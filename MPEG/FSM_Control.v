==> flow/design.v <==
module FSM_Control (start, clk, rst_in, ready, u, v, x, y, act_mac, rd_en, address, rst_out);
input start, clk, rst_in;
output reg ready, act_mac, rd_en, rst_out;
output reg [2:0] u, v, x, y;
output reg [5:0] address;
reg u_zero, u_inc;
reg v_zero, v_inc;
reg x_zero, x_inc;
reg y_zero, y_inc;
reg address_zero, address_inc;
reg [3:0] EstadoAtual, ProxEstado;
parameter 	Inicio = 4'b0000,
				ResetInit = 4'b0001,
				TiraResetInit = 4'b0010,
				AtivaRden = 4'b0011,
				WaitRden = 4'b0100,
				AtivaMac = 4'b0101,
				DesativaMac = 4'b0110,
				DesativaRden = 4'b0111,
				Inc_UV_Addr = 4'b1000,
				Wait_UV_Addr = 4'b1001,
				AtivaReady = 4'b1010,
				DesativaReady = 4'b1011,
				Compara_XY = 4'b1100,
				Inc_XY = 4'b1101;
always @ (EstadoAtual or start or u or v or x or y) begin
	case (EstadoAtual)
		Inicio: begin
			if (start == 1)
				ProxEstado = ResetInit;
			else
				ProxEstado = Inicio;
		end
		ResetInit: ProxEstado = TiraResetInit;
		TiraResetInit: ProxEstado = AtivaRden;
		AtivaRden: ProxEstado = WaitRden;
		WaitRden: ProxEstado = AtivaMac;
		AtivaMac: ProxEstado = DesativaMac;
		DesativaMac: ProxEstado = DesativaRden;
		DesativaRden: begin
			if(u == 7 && v == 7)
				ProxEstado = AtivaReady;
			else
				ProxEstado = Inc_UV_Addr;
		end
		AtivaReady: ProxEstado = DesativaReady;
		DesativaReady: ProxEstado = Compara_XY;
		Inc_UV_Addr: ProxEstado = Wait_UV_Addr;
		Wait_UV_Addr: ProxEstado = AtivaRden;
		Compara_XY: begin
			if(x == 7 && y == 7)
				ProxEstado = Inicio;
			else
				ProxEstado = Inc_XY;
		end
		Inc_XY: ProxEstado = ResetInit;
		default: ProxEstado = Inicio;
	endcase
end
always @ (negedge clk or negedge rst_in) begin
	if(rst_in == 0)
		EstadoAtual <= Inicio;
	else
		EstadoAtual <= ProxEstado;
end
always @ (EstadoAtual) begin
	if(EstadoAtual == AtivaMac)
		act_mac = 1;
	else
		act_mac = 0;
	if(EstadoAtual == AtivaReady)
		ready = 1;
	else
		ready = 0;
	if(EstadoAtual == Inicio || EstadoAtual == ResetInit)
		rst_out = 0;
	else
		rst_out = 1;
	if(EstadoAtual == AtivaRden || EstadoAtual == WaitRden || EstadoAtual == AtivaMac || EstadoAtual == DesativaMac)
		rd_en = 1;
	else
		rd_en = 0;
end
always @ (EstadoAtual) begin
	if (EstadoAtual == Inicio || EstadoAtual == AtivaReady)
		u_zero = 1'b1;
	else
		u_zero = 1'b0;
	if (EstadoAtual == Inicio || EstadoAtual == AtivaReady || (EstadoAtual == Inc_UV_Addr && v == 7))
		v_zero = 1'b1;
	else
		v_zero = 1'b0;
	if (EstadoAtual == Inicio || (EstadoAtual == Inc_XY && x == 7))
		x_zero = 1'b1;
	else
		x_zero = 1'b0;
	if (EstadoAtual == Inicio)
		y_zero = 1'b1;
	else
		y_zero = 1'b0;
	if (EstadoAtual == Inicio || EstadoAtual == AtivaReady)
		address_zero = 1'b1;
	else
		address_zero = 1'b0;
	if (EstadoAtual == Inc_UV_Addr && v == 7)
		u_inc = 1'b1;
	else
		u_inc = 1'b0;
	if (EstadoAtual == Inc_UV_Addr && v != 7)
		v_inc = 1'b1;
	else
		v_inc = 1'b0;
	if (EstadoAtual == Inc_XY && x != 7)
		x_inc = 1'b1;
	else
		x_inc = 1'b0;
	if (EstadoAtual == Inc_XY && x == 7)
		y_inc = 1'b1;
	else
		y_inc = 1'b0;
	if (EstadoAtual == Inc_UV_Addr)
		address_inc = 1'b1;
	else
		address_inc = 1'b0;
end
always @ (negedge clk) begin
	if (x_zero) x <= 0;
	if (x_inc) x <= x + 1;
	if (y_zero) y <= 0;
	if (y_inc) y <= y + 1;
	if (u_zero) u <= 0;
	if (u_inc) u <= u + 1;
	if (v_zero) v <= 0;
	if (v_inc) v <= v + 1;
	if (address_zero) address <= 0;
	if (address_inc) address <= address + 1;
end
endmodule
From RTL to reports: FSM_Control
The steps from the RTL of FSM_Control to its reports follow in flow order. Line numbers count from 1 in the design file above. A cell with - has no value.

Top: FSM_Control. Clock port: clk. Standard-cell library: sky130hd. Timing corner: tt_025C_1v80.

After elaboration
Counts by Yosys on the flattened word-level netlist (proc, flatten, opt, wreduce; memories kept). Register bits leave out memories and registers merged into their read ports (data or address). Print and check cells are left out. Cells with the same type and inputs are merged into one.

For input bits the number is 3. Under flip-flop bits (word level) stands 22.

For mux-type cells the number is 27. $add $sub $neg: 5. For reductions and logical operators the number is 20. For eq/ne operators the number is 19.

Operator list (number): case mux 4 bit (select 13 bit) (1); equality test 4 bit (second input constant) (6); two-way mux 3 bit (8); equality test 4 x 3 -> 1 bit (second input constant) (4); two-way mux 1 bit (14); adder 3 x 1 -> 3 bit (second input constant) (4); equality test 3 bit (second input constant) (4); two-way mux 6 bit (2); nonzero test 2 bit (5); equality test 4 x 2 -> 1 bit (second input constant) (2); logical OR 1 bit (7); logical AND 1 bit (6); != test 3 bit (second input constant) (2); adder 6 x 1 -> 6 bit (second input constant) (1); equality test 4 x 1 -> 1 bit (second input constant) (1); logical NOT 4 bit (1); two-way mux 4 bit (1); OR reduction 2 bit (1); two-way mux 2 bit (1).

Depth
Depth = most cells in a row (Yosys ltp): at word level without a register or memory, in the mapped netlist without a sequential cell, where the memories' decode and read muxes count.

For depth in word-level cells the number is 6. For ABC_AREA the number is 0. Depth in mapped cells: 4. For gate-level depth less buffers the number is 4.

After synthesis
Yosys stat after the flow's synthesis: flattened, memories mapped to cells. It holds for the ABC_AREA given above (unset counts as 0); a run with the other value may have another netlist. Totals and module areas in this step are rounded.

Cell types: sky130_fd_sc_hd__edfxtp_1 (number 18, area in all 540.518 sq um); sky130_fd_sc_hd__dfrtn_1 (number 13, area in all 325.312 sq um); sky130_fd_sc_hd__ha_1 (number 9, area in all 112.608 sq um); sky130_fd_sc_hd__and3b_1 (number 4, area in all 35.034 sq um); sky130_fd_sc_hd__and3_1 (number 5, area in all 31.28 sq um); sky130_fd_sc_hd__dfstp_2 (number 1, area in all 26.275 sq um); sky130_fd_sc_hd__and2_1 (number 4, area in all 25.024 sq um); sky130_fd_sc_hd__nand2_1 (number 6, area in all 22.522 sq um); sky130_fd_sc_hd__nor2_1 (number 5, area in all 18.768 sq um); sky130_fd_sc_hd__xnor2_1 (number 2, area in all 17.517 sq um); sky130_fd_sc_hd__a21boi_0 (number 2, area in all 15.014 sq um); sky130_fd_sc_hd__nor3b_1 (number 2, area in all 15.014 sq um); sky130_fd_sc_hd__or2_2 (number 2, area in all 12.512 sq um); sky130_fd_sc_hd__nand3_1 (number 2, area in all 10.01 sq um); sky130_fd_sc_hd__nand3_2 (number 1, area in all 10.01 sq um); sky130_fd_sc_hd__o21ai_0 (number 2, area in all 10.01 sq um); sky130_fd_sc_hd__or4b_1 (number 1, area in all 10.01 sq um); sky130_fd_sc_hd__xor2_1 (number 1, area in all 8.758 sq um).

Other cell types: 6; their cells: 7.

Under mapped area stands 1300 sq um. For buffers the number is 1. Flip-flops: 32. The entry for sequential area reads 890 sq um. The figure for cells in the netlist is 87.

Add stored flow runs of FSM_Control

Flow measurements of FSM_Control on sky130hd: 2 stored runs with different settings, listed in no order. Input and output delays are each 20% of the period that was set; the output load is 0.01 pF. "total power after layout" is the tool's figure for a default switching activity; nothing was simulated. The measured numbers are rounded.

Stored run 1 has these settings: period_ns 4.99; CORE_UTILIZATION 48; SETUP_SLACK_MARGIN 1.29; PLACE_DENSITY 0.61; CELL_PAD_IN_SITES_DETAIL_PLACEMENT 1; CTS_CLUSTER_SIZE 10; SLEW_MARGIN 15; CAP_MARGIN 20; CORE_MARGIN 2. The measured overall die area is 3100 sq um. The worst slack on setup checks is 0.095 ns. The area of the synthesized netlist stands at 1300 sq um. The lowest hold slack reads 0.34 ns. The total power after layout stands at 0.58 mW. The std-cell area (final layout) comes to 1900 sq um. The utilization after layout stands at 74%. The sum of negative setup slack reads 0.000 ns.

Stored run 2 has these settings: period_ns 2.06; CAP_MARGIN 20; CORE_MARGIN 2; CORE_UTILIZATION 40; SLEW_MARGIN 20. The measured overall die area is 3700 sq um. The worst slack on setup checks is -0.73 ns. The area of the synthesized netlist stands at 1300 sq um. The lowest hold slack reads 0.30 ns. The total power after layout stands at 1.2 mW. The std-cell area (final layout) comes to 1900 sq um. The utilization after layout stands at 62%. The sum of negative setup slack reads -7.0 ns.

==> flow/design.v <==
module RemoteController (clk, rst, serial, tecla, ready);
input clk, rst, serial;
output reg [7:0] tecla;
output reg ready;
reg [15:0] custom;
reg [7:0] data, data_inv;
reg [5:0] cont;
wire cont_init, cont_custom, cont_data, cont_data_inv, cont_validate, cont_wait, cont_end, test_validate;
assign cont_init = (serial == 0 && cont == 0);
assign cont_custom = (cont >= 1 && cont <= 16);
assign cont_data = (cont >= 17 && cont <= 24);
assign cont_data_inv = (cont >= 25 && cont <= 32);
assign cont_validate = (cont == 33);
assign cont_wait = (cont >= 34 && cont <= 35);
assign cont_end = (cont >= 36);
assign test_validate = ((data + data_inv == 8'hFF) && (data <= 8'h1F && (data != 8'h0a && data != 8'h0b && data != 8'h0d && data != 8'h0e && data != 8'h15 && data != 8'h19 && data != 8'h1c && data != 8'h1d)));
always @ (posedge clk) begin
	if(rst == 0)
		begin
			ready <= 0;
			cont <= 0;
			tecla <= 8'hFF;
			custom <= 16'h0000;
			data <= 8'h00;
			data_inv <= 8'h00;
		end
	else
		begin
			if(cont_init) begin
				cont <= 1;
			end
		end
	if (cont_custom) begin
		custom <= (custom * 2) + serial;
		cont <= cont + 1;
	end
	else if (cont_data) begin
		data <= (data * 2) + serial;
		cont <= cont + 1;
	end
	else if (cont_data_inv) begin
		data_inv <= (data_inv * 2) + serial;
		cont <= cont + 1;
	end
	else if (cont_validate) begin
		if(test_validate) begin
			ready <= 1;
			tecla <= data;
		end
		cont <= cont + 1;
	end
	else if (cont_wait)
		cont <= cont + 1;
	else if (cont_end) begin
		cont <= 0;
		ready <= 0;
		tecla <= 8'hFF;
		custom <= 16'h0000;
		data <= 8'h00;
		data_inv <= 8'h00;
	end
end
endmodule
From RTL to reports: RemoteController
Tool output for the design above, in the order of the flow.
Lines are those of the file above, counted from 1.
Operators carry their Yosys type and port widths (W data, S select, Z words).
Library cell names are shortened.
Not given: n/a
- top: RemoteController
- clock port: clk
- cell library: sky130hd
- corner: tt_025C_1v80

After elaboration
Yosys after proc, flatten, opt, wreduce and memory -nomap, before mapping. Memory bits, and registers merged into a memory's read port (data or address), are not among the register bits. Print and check cells are not counted. Equal cells are merged and count once.
- register bits at 31
- noted input bits: 3
- output and inout port bits: 9
- elaborated cells at 84
- $add $sub $neg: 4
- $lt $le $gt $ge: 10
- eq/ne operators: 11
- noted muxes and demuxes: 38
- noted bitwise logic cells: 1
- reductions and logical operators: 15
- operator list (operator ; number):
    $mux W8 ; 22
    $mux W6 ; 8
    $ne A8 B4 Y1 const B ; 4
    $ne A8 B5 Y1 const B ; 4
    $add A8 B1 Y8 ; 2
    $logic_and A1 B1 Y1 ; 14
    $ge A6 B5 Y1 const B ; 2
    $le A6 B5 Y1 const B ; 2
    $ge A6 B6 Y1 const B ; 2
    $le A6 B6 Y1 const B ; 2
    $ne A8 B1 Y1 const B ; 1
    $le A8 B5 Y1 const B ; 1
    $add A8 B8 Y8 ; 1
    $eq A8 B8 Y1 const B ; 1
    $mux W1 ; 8
    $add A6 B1 Y6 const B ; 1
    $ge A6 B1 Y1 const B ; 1
    $eq A6 B6 Y1 const B ; 1
    $logic_not A6 Y1 ; 1
    $not A1 Y1 ; 1

Logic depth
Yosys ltp: most cells in a row. Word level: on the elaborated netlist, between registers, memories and ports. Mapped: between sequential cells and ports; inverters and the memories' decode and read muxes count.
- noted depth after elaboration: 15
- ABC_AREA: 1
- depth in mapped cells: 16

Synthesis result
Source: synth_stat.txt of the flow (Yosys; design flattened, memories mapped). It holds for the ABC_AREA given above (unset counts as 0); a run with the other value may have another netlist.
Totals and module areas in this step are rounded.
- cells by type (type ; number ; area in all (um2)):
    dfxtp_1 ; 25 ; 500.48
    nand2_1 ; 84 ; 315.302
    edfxtp_1 ; 6 ; 180.173
    inv_1 ; 46 ; 172.666
    nand3_1 ; 30 ; 150.144
    ha_1 ; 11 ; 137.632
    nor2_1 ; 27 ; 101.347
    o32ai_1 ; 9 ; 78.826
    nand4_1 ; 10 ; 62.56
    o21ai_0 ; 9 ; 45.043
    nor2_4 ; 3 ; 33.782
    xor2_1 ; 3 ; 26.275
    a21oi_1 ; 5 ; 25.024
    fa_1 ; 1 ; 20.019
    nand3_2 ; 2 ; 20.019
    xnor2_1 ; 2 ; 17.517
    nor3_4 ; 1 ; 16.266
    nand4_2 ; 1 ; 12.512
Other cell types: 13; their cells: 17.
- cells in the netlist at 292
- chip area (Yosys): 2017 um2
- noted sequential area: 680.7 um2
- flip-flops at 31
- buffer cells: 2

Timing after synthesis
OpenSTA on the mapped netlist: ideal clock, no wires. The path of least setup slack (recovery checks aside). Input and output delay are each 20% of the period. Register names are those of the netlist, which keeps one name where synthesis merged equal registers.
- kind: flip-flop to flip-flop
- from: register data[0]
- to: register tecla[0]
- noted period: 3.15 ns
- library setup time at 0.109 ns
- launch time at the first pin at 0.000 ns
- data arrival time: 2.105 ns
- data required time: 3.041 ns
- noted slack: 0.936 ns
- delay of the path: 2.214 ns
- stages on the path at 16
- period reached after synthesis: 2.214 ns
"delay of the path" is the arrival time less input delay plus setup time.
"stages on the path" counts driving pins, that of a launching flip-flop among them; a cell with two outputs on the path counts twice.
"period reached after synthesis" is the clock period less the worst setup slack; recovery checks do not enter. This is arithmetic on one report: input and output delays are still those of the set period (20% each).
The rows between start and end are the longest chain of elaborated cells between them; the timing report does not say that the signal goes this way. Where chains are equally long, one stands for them.
Each line given opens the expression or statement behind the cell; cells for indexed reads and writes are added by Yosys, which also makes memories of some case tables.
At most two assigning lines are given for a register; there are more.
- path through: dfxtp_1 ha_1 inv_1 fa_1 nor2_1 nand3_1 nor2_1 nand2_1 nor2_1 nand2_1 nor2_2 nand3_1 nand2_1 nand3_1 nand2_1 inv_1
- cells in the longest elaborated chain at 15
- elaborated cells between the ends (all ways): 25
- RTL lines, path after synthesis (item ; line ; source):
    start: declaration ; 6 ; reg [7:0] data, data_inv;
    start: assignment ; 24 ; data <= 8'h00;
    start: assignment ; 38 ; data <= (data * 2) + serial;
    $ne A8 B4 Y1 ; 16 ; assign test_validate = ((data + data_inv == 8'hFF) && (data <= 8'h1F && (data != 8'h0a && data != 8'h0b && dat ...
    $logic_and A1 B1 Y1 (9 in a row) ; 16 ;
    $mux W8 ; 46 ; if(test_validate) begin
    $mux W8 ; 45 ; else if (cont_validate) begin
    $mux W8 ; 41 ; else if (cont_data_inv) begin
    $mux W8 ; 37 ; else if (cont_data) begin
    $mux W8 ; 33 ; if (cont_custom) begin
    end: assignment ; 22 ; tecla <= 8'hFF;
    end: assignment ; 48 ; tecla <= data;
    end: declaration ; 3 ; output reg [7:0] tecla;

Worst path after layout
From the final timing report of record 1: the path of least setup slack in the routed layout; clock arrival at registers is part of the times.
- kind: flip-flop to flip-flop
- from: register data[0]
- to: register tecla[0]
- noted period: 2.73 ns
- library setup time at 0.10 ns
- launch time at the first pin at 0.28 ns
- data arrival time: 2.53 ns
- data required time: 2.91 ns
- noted slack: 0.38 ns
- stages on the path at 16
The rows between start and end are the longest chain of elaborated cells between them; the timing report does not say that the signal goes this way. Where chains are equally long, one stands for them.
At most two assigning lines are given for a register; there are more.
- path through: dfxtp_1 ha_1 inv_1 fa_1 nor2_1 nand3_1 nor2_1 nand2_1 nor2_1 nand2_1 nor2_2 nand3_1 nand2_1 nand3_1 nand2_1 inv_1
- cells in the longest elaborated chain at 15
- elaborated cells between the ends (all ways): 25
- RTL lines, path after layout (item ; line ; source):
    start: declaration ; 6 ; reg [7:0] data, data_inv;
    start: assignment ; 24 ; data <= 8'h00;
    start: assignment ; 38 ; data <= (data * 2) + serial;
    $ne A8 B4 Y1 ; 16 ; assign test_validate = ((data + data_inv == 8'hFF) && (data <= 8'h1F && (data != 8'h0a && data != 8'h0b && dat ...
    $logic_and A1 B1 Y1 (9 in a row) ; 16 ;
    $mux W8 ; 46 ; if(test_validate) begin
    $mux W8 ; 45 ; else if (cont_validate) begin
    $mux W8 ; 41 ; else if (cont_data_inv) begin
    $mux W8 ; 37 ; else if (cont_data) begin
    $mux W8 ; 33 ; if (cont_custom) begin
    end: assignment ; 22 ; tecla <= 8'hFF;
    end: assignment ; 48 ; tecla <= data;
    end: declaration ; 3 ; output reg [7:0] tecla;

==> runs of RemoteController <==
Measured results for RemoteController: 2 stored runs of the Yosys and OpenROAD flow on sky130hd. The settings differ; the order carries no meaning. The constraints put input and output delay at 20% of the set period each and load the outputs with 0.01 pF.
By "achieved period" is meant the clock period of the run minus its worst setup slack. This is arithmetic on one report: input and output delays are still those of the set period (20% each).
"critical setup path time" means the part of the period allowed to the worst setup path (the constraints hold back 20% at inputs and 20% at outputs) less its slack; where the path has registers, the arrival times of their clocks count too.
"total power after layout": no workload was simulated; the value follows from the tool's default switching activity.
The results are shown rounded.

Record 1
Settings were period_ns = 2.73; CORE_UTILIZATION = 37; SETUP_SLACK_MARGIN = -0.01; PLACE_DENSITY_LB_ADDON = 0.02; CORE_MARGIN = 7; TNS_END_PERCENT = 5; ABC_AREA = 1; CTS_CLUSTER_SIZE = 35; CAP_MARGIN = 0; MIN_ROUTING_LAYER = met1; SLEW_MARGIN = 20
- total power after layout: 1856 µW
- noted the achieved period: 2.351 ns
- worst hold slack in the final report at 0.506 ns
- area of the die at 7714 um2
- area of the standard cells in the finished layout: 2362 um2
- total negative slack on setup checks: 0.000 ns
- noted the utilization in the final report: 45.7 %
- worst slack on setup checks: 0.379 ns
- critical setup path time at 2.35 ns
- kind of the worst setup path: flip-flop to flip-flop
- noted the mapped cell area after synthesis: 2017 um2

Record 2
Settings were period_ns = 5.33; CORE_UTILIZATION = 69; SETUP_SLACK_MARGIN = 1.01; PLACE_DENSITY_LB_ADDON = 0.19; CELL_PAD_IN_SITES_GLOBAL_PLACEMENT = 1; CELL_PAD_IN_SITES_DETAIL_PLACEMENT = 1; TNS_END_PERCENT = 35; ABC_AREA = 0; GPL_ROUTABILITY_DRIVEN = 1; CAP_MARGIN = 0; MIN_ROUTING_LAYER = met2; MAX_ROUTING_LAYER = met5; CORE_MARGIN = 2; SLEW_MARGIN = 20
- incomplete, placement halted on FLW-0024

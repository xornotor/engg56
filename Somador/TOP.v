==> flow/design.v <==
module Acumulador (clk, in, load, clear, transf, out);
input clk, load, transf, clear;
input [15:0] in;
reg [15:0] r_in;
output reg [15:0] out;
always @ (negedge clk) begin
	if(load == 1)
		r_in <= in;
	else
		r_in <= r_in;
end
always @ (negedge clk or negedge clear) begin
	if(clear == 0)
		out <= 0;
	else if(transf == 1)
		out <= out + r_in;		
	else
		out <= out;	
end
endmodule
module FSM (clk, reset, address, rden, wren, load, clear, transf, ready);
input clk, reset;
output reg [4:0] address;
output reg rden, wren, load, clear, transf, ready;
reg address_inc, address_zero;
reg [4:0] EstadoAtual, ProxEstado;
parameter	Inicio = 5'b00000,
				ResetInit = 5'b00001,
				TiraResetInit = 5'b00010,
				AtivaRden = 5'b00011,
				WaitRden = 5'b00100,
				AtivaLoad = 5'b00101,
				DesativaLoad = 5'b00110,
				DesativaRden = 5'b00111,
				AtivaTransf = 5'b01000,
				DesativaTransf = 5'b01001,
				IncAddress = 5'b01010,
				WaitAddress = 5'b01011,
				ConfereAddress = 5'b01100,
				AtivaWren = 5'b01101,
				DesativaWren = 5'b01110,
				AtivaReady = 5'b01111,
				DesativaReady = 5'b10000;
always @ (EstadoAtual) begin
	case (EstadoAtual)
		Inicio: ProxEstado = ResetInit;
		ResetInit: ProxEstado = TiraResetInit;
		TiraResetInit: ProxEstado = AtivaRden;
		AtivaRden: ProxEstado = WaitRden;
		WaitRden: ProxEstado = AtivaLoad;
		AtivaLoad: ProxEstado = DesativaLoad;
		DesativaLoad: ProxEstado = DesativaRden;
		DesativaRden: ProxEstado = AtivaTransf;
		AtivaTransf: ProxEstado = DesativaTransf;
		DesativaTransf: ProxEstado = IncAddress;
		IncAddress: ProxEstado = WaitAddress;
		WaitAddress: ProxEstado = ConfereAddress;
		ConfereAddress: begin
			if(address == 7 || address == 15 || address == 23 || address == 31)
				ProxEstado = AtivaWren;
			else if(address == 0 || address == 8 || address == 16 || address == 24)
				ProxEstado = ResetInit;
			else
				ProxEstado = AtivaRden;
		end
		AtivaWren: ProxEstado = DesativaWren;
		DesativaWren: begin
			if(address >= 31)
				ProxEstado = AtivaReady;
			else
				ProxEstado = IncAddress;
		end
		AtivaReady: ProxEstado = DesativaReady;
		DesativaReady: ProxEstado = ResetInit;	
		default: ProxEstado = Inicio;
		endcase
end
always @ (negedge clk or negedge reset) begin
	if(reset == 0)
		EstadoAtual <= Inicio;
	else
		EstadoAtual <= ProxEstado;
end
always @ (EstadoAtual) begin
	if(EstadoAtual == AtivaRden || EstadoAtual == WaitRden || EstadoAtual == AtivaLoad || EstadoAtual == DesativaLoad)
		rden = 1'b1;
	else
		rden = 1'b0;
	if(EstadoAtual == AtivaLoad)
		load = 1'b1;
	else
		load = 1'b0;
	if(EstadoAtual == AtivaWren)
		wren = 1'b1;
	else
		wren = 1'b0;
	if(EstadoAtual == Inicio || EstadoAtual == ResetInit)
		clear = 1'b0;
	else
		clear = 1'b1;
	if(EstadoAtual == AtivaTransf)
		transf = 1'b1;
	else
		transf = 1'b0;
	if(EstadoAtual == AtivaReady)
		ready = 1'b1;
	else
		ready = 1'b0;
	if(EstadoAtual == Inicio || EstadoAtual == AtivaReady)
		address_zero = 1'b1;
	else
		address_zero = 1'b0;
	if(EstadoAtual == IncAddress)
		address_inc = 1'b1;
	else
		address_inc = 1'b0;
end
always @ (negedge clk) begin
	if(address_zero) address <= 0;
	if(address_inc) address <= address + 1;
end
endmodule
module TOP (clk, reset, ready, address, rden, wren, datain, dataout);
input [15:0] datain;
input clk, reset;
output [15:0] dataout;
output [4:0] address;
output rden, wren, ready;
wire load, clear, transf;
Acumulador acc(clk, datain, load, clear, transf, dataout);
FSM fsm(clk, reset, address, rden, wren, load, clear, transf, ready);
endmodule 
== Reports on TOP ==
The steps from the RTL of TOP to its reports follow in flow order.
Line numbers count from 1 in the design file above.
Operators: Yosys type, input widths -> output width; for muxes data width and select width s.
Cell names lack the library's common part.
A cell with -- has no value.

* Top: TOP
* Clock port: clk
* Library: sky130hd
* Timing corner: tt_025C_1v80

== After elaboration ==
Counts by Yosys on the flattened word-level netlist (proc, flatten, opt, wreduce; memories kept). Register bits leave out memories and registers merged into their read ports (data or address). Print and check cells are left out. Cells with the same type and inputs are merged into one.

* Flip-flop bits (word level): 42
* Input port bits: 18

* Add/subtract/negate cells: 2
* Mux-type cells: 13
* Reduce/logical cells: 15
* Equal/unequal tests: 23
* Order comparisons: 1

{| class="wikitable"
|+ Operator list
! kind !! number
|-
| $pmux 5 s16 || 1
|-
| $eq 5x4->1 const B || 10
|-
| $eq 5x3->1 const B || 5
|-
| $eq 5x5->1 const B || 5
|-
| $add 16x16->16 || 1
|-
| $mux 5 || 3
|-
| $logic_or 1x1->1 || 11
|-
| $eq 5x2->1 const B || 2
|-
| $logic_not 5->1 || 2
|-
| $mux 1 || 7
|-
| $add 5x1->5 const B || 1
|-
| $eq 5x1->1 const B || 1
|-
| $ge 5x5->1 const B || 1
|-
| $mux 3 || 1
|-
| $reduce_bool 2->1 || 1
|-
| $reduce_or 2->1 || 1
|-
| $mux 2 || 1
|}

== Longest topological paths ==
Depth = most cells in a row (Yosys ltp): at word level without a register or memory, in the mapped netlist without a sequential cell, where the memories' decode and read muxes count.

* Depth in word-level cells: 7
* ABC_AREA: 0
* Mapped depth: 9
* Mapped depth without buffers: 9

== Mapped cells and area ==
Source: synth_stat.txt of the flow (Yosys; design flattened, memories mapped). It holds for the ABC_AREA given above (unset counts as 0); a run with the other value may have another netlist.

{| class="wikitable"
|+ Cell types
! cell !! number !! area in all (um2)
|-
| dfrtn_1 || 32 || 800.768
|-
| edfxtp_1 || 21 || 630.605
|-
| ha_1 || 19 || 237.728
|-
| mux2_2 || 12 || 135.13
|-
| xnor2_1 || 10 || 87.584
|-
| a21o_1 || 7 || 52.55
|-
| a21oi_1 || 9 || 45.043
|-
| nor2b_1 || 7 || 43.792
|-
| xor2_1 || 5 || 43.792
|-
| inv_1 || 10 || 37.536
|-
| a21oi_2 || 4 || 35.034
|-
| dfstp_2 || 1 || 26.275
|-
| nand2_1 || 7 || 26.275
|-
| nor2_1 || 7 || 26.275
|-
| and2_1 || 4 || 25.024
|-
| buf_6 || 2 || 22.522
|-
| fa_1 || 1 || 20.019
|-
| nand3_1 || 4 || 20.019
|}

Other cell types: 31; their cells: 41.

* Mapped cells: 203
* Mapped area: 2637.5 um2
* Mapped flip-flops: 54
* Buffer cells: 5

By module: a second synthesis without flattening, with its own total; a netlist apart from the flattened one above.

* Cell total of the unflattened synthesis: 232
* Area (unflattened synthesis): 2717.6 um2

Each row is one instance without its submodules.

{| class="wikitable"
|+ By module
! module !! times used !! sequential area (um2) !! cells !! area (um2)
|-
| Acumulador || 1 || 880.8 || 178 || 1910.6
|-
| FSM || 1 || 576.8 || 54 || 807.0
|-
| TOP || 1 || 0.0 || 0 || 0.0
|}

==> results <==
Top module TOP; platform sky130hd; tools Yosys and OpenROAD; 2 stored runs in no particular order. Input and output delays are each 20% of the period that was set; the output load is 0.01 pF.

=== Flow run A ===
{| class="wikitable"
! Setting !! Value
|-
| period_ns || 3.12
|-
| CORE_UTILIZATION || 59
|-
| PLACE_DENSITY_LB_ADDON || 0.13
|-
| CORE_ASPECT_RATIO || 0.61
|-
| CELL_PAD_IN_SITES_GLOBAL_PLACEMENT || 2
|-
| ABC_AREA || 0
|-
| GPL_ROUTABILITY_DRIVEN || 0
|-
| CAP_MARGIN || 5
|-
| MIN_ROUTING_LAYER || met2
|-
| MAX_ROUTING_LAYER || met4
|-
| CORE_MARGIN || 2
|-
| SLEW_MARGIN || 20
|}
Did not finish, placement stopped with FLW-0024.

=== Flow run B ===
{| class="wikitable"
! Setting !! Value
|-
| period_ns || 5.92
|-
| CORE_UTILIZATION || 52
|-
| PLACE_DENSITY_LB_ADDON || 0.28
|-
| CORE_MARGIN || 3
|-
| ABC_AREA || 0
|-
| CTS_CLUSTER_SIZE || 29
|-
| CAP_MARGIN || 40
|-
| SLEW_MARGIN || 20
|-
! Result !! Value
|-
| Utilization after layout || 68.9 %
|-
| Sum of negative setup slack || 0.000 ns
|-
| Area of the standard cells in the finished layout || 3316.9 um2
|-
| Netlist area reported by Yosys || 2637.5 um2
|-
| Overall die area || 5962.9 um2
|-
| Worst slack on setup checks || 0.112 ns
|}
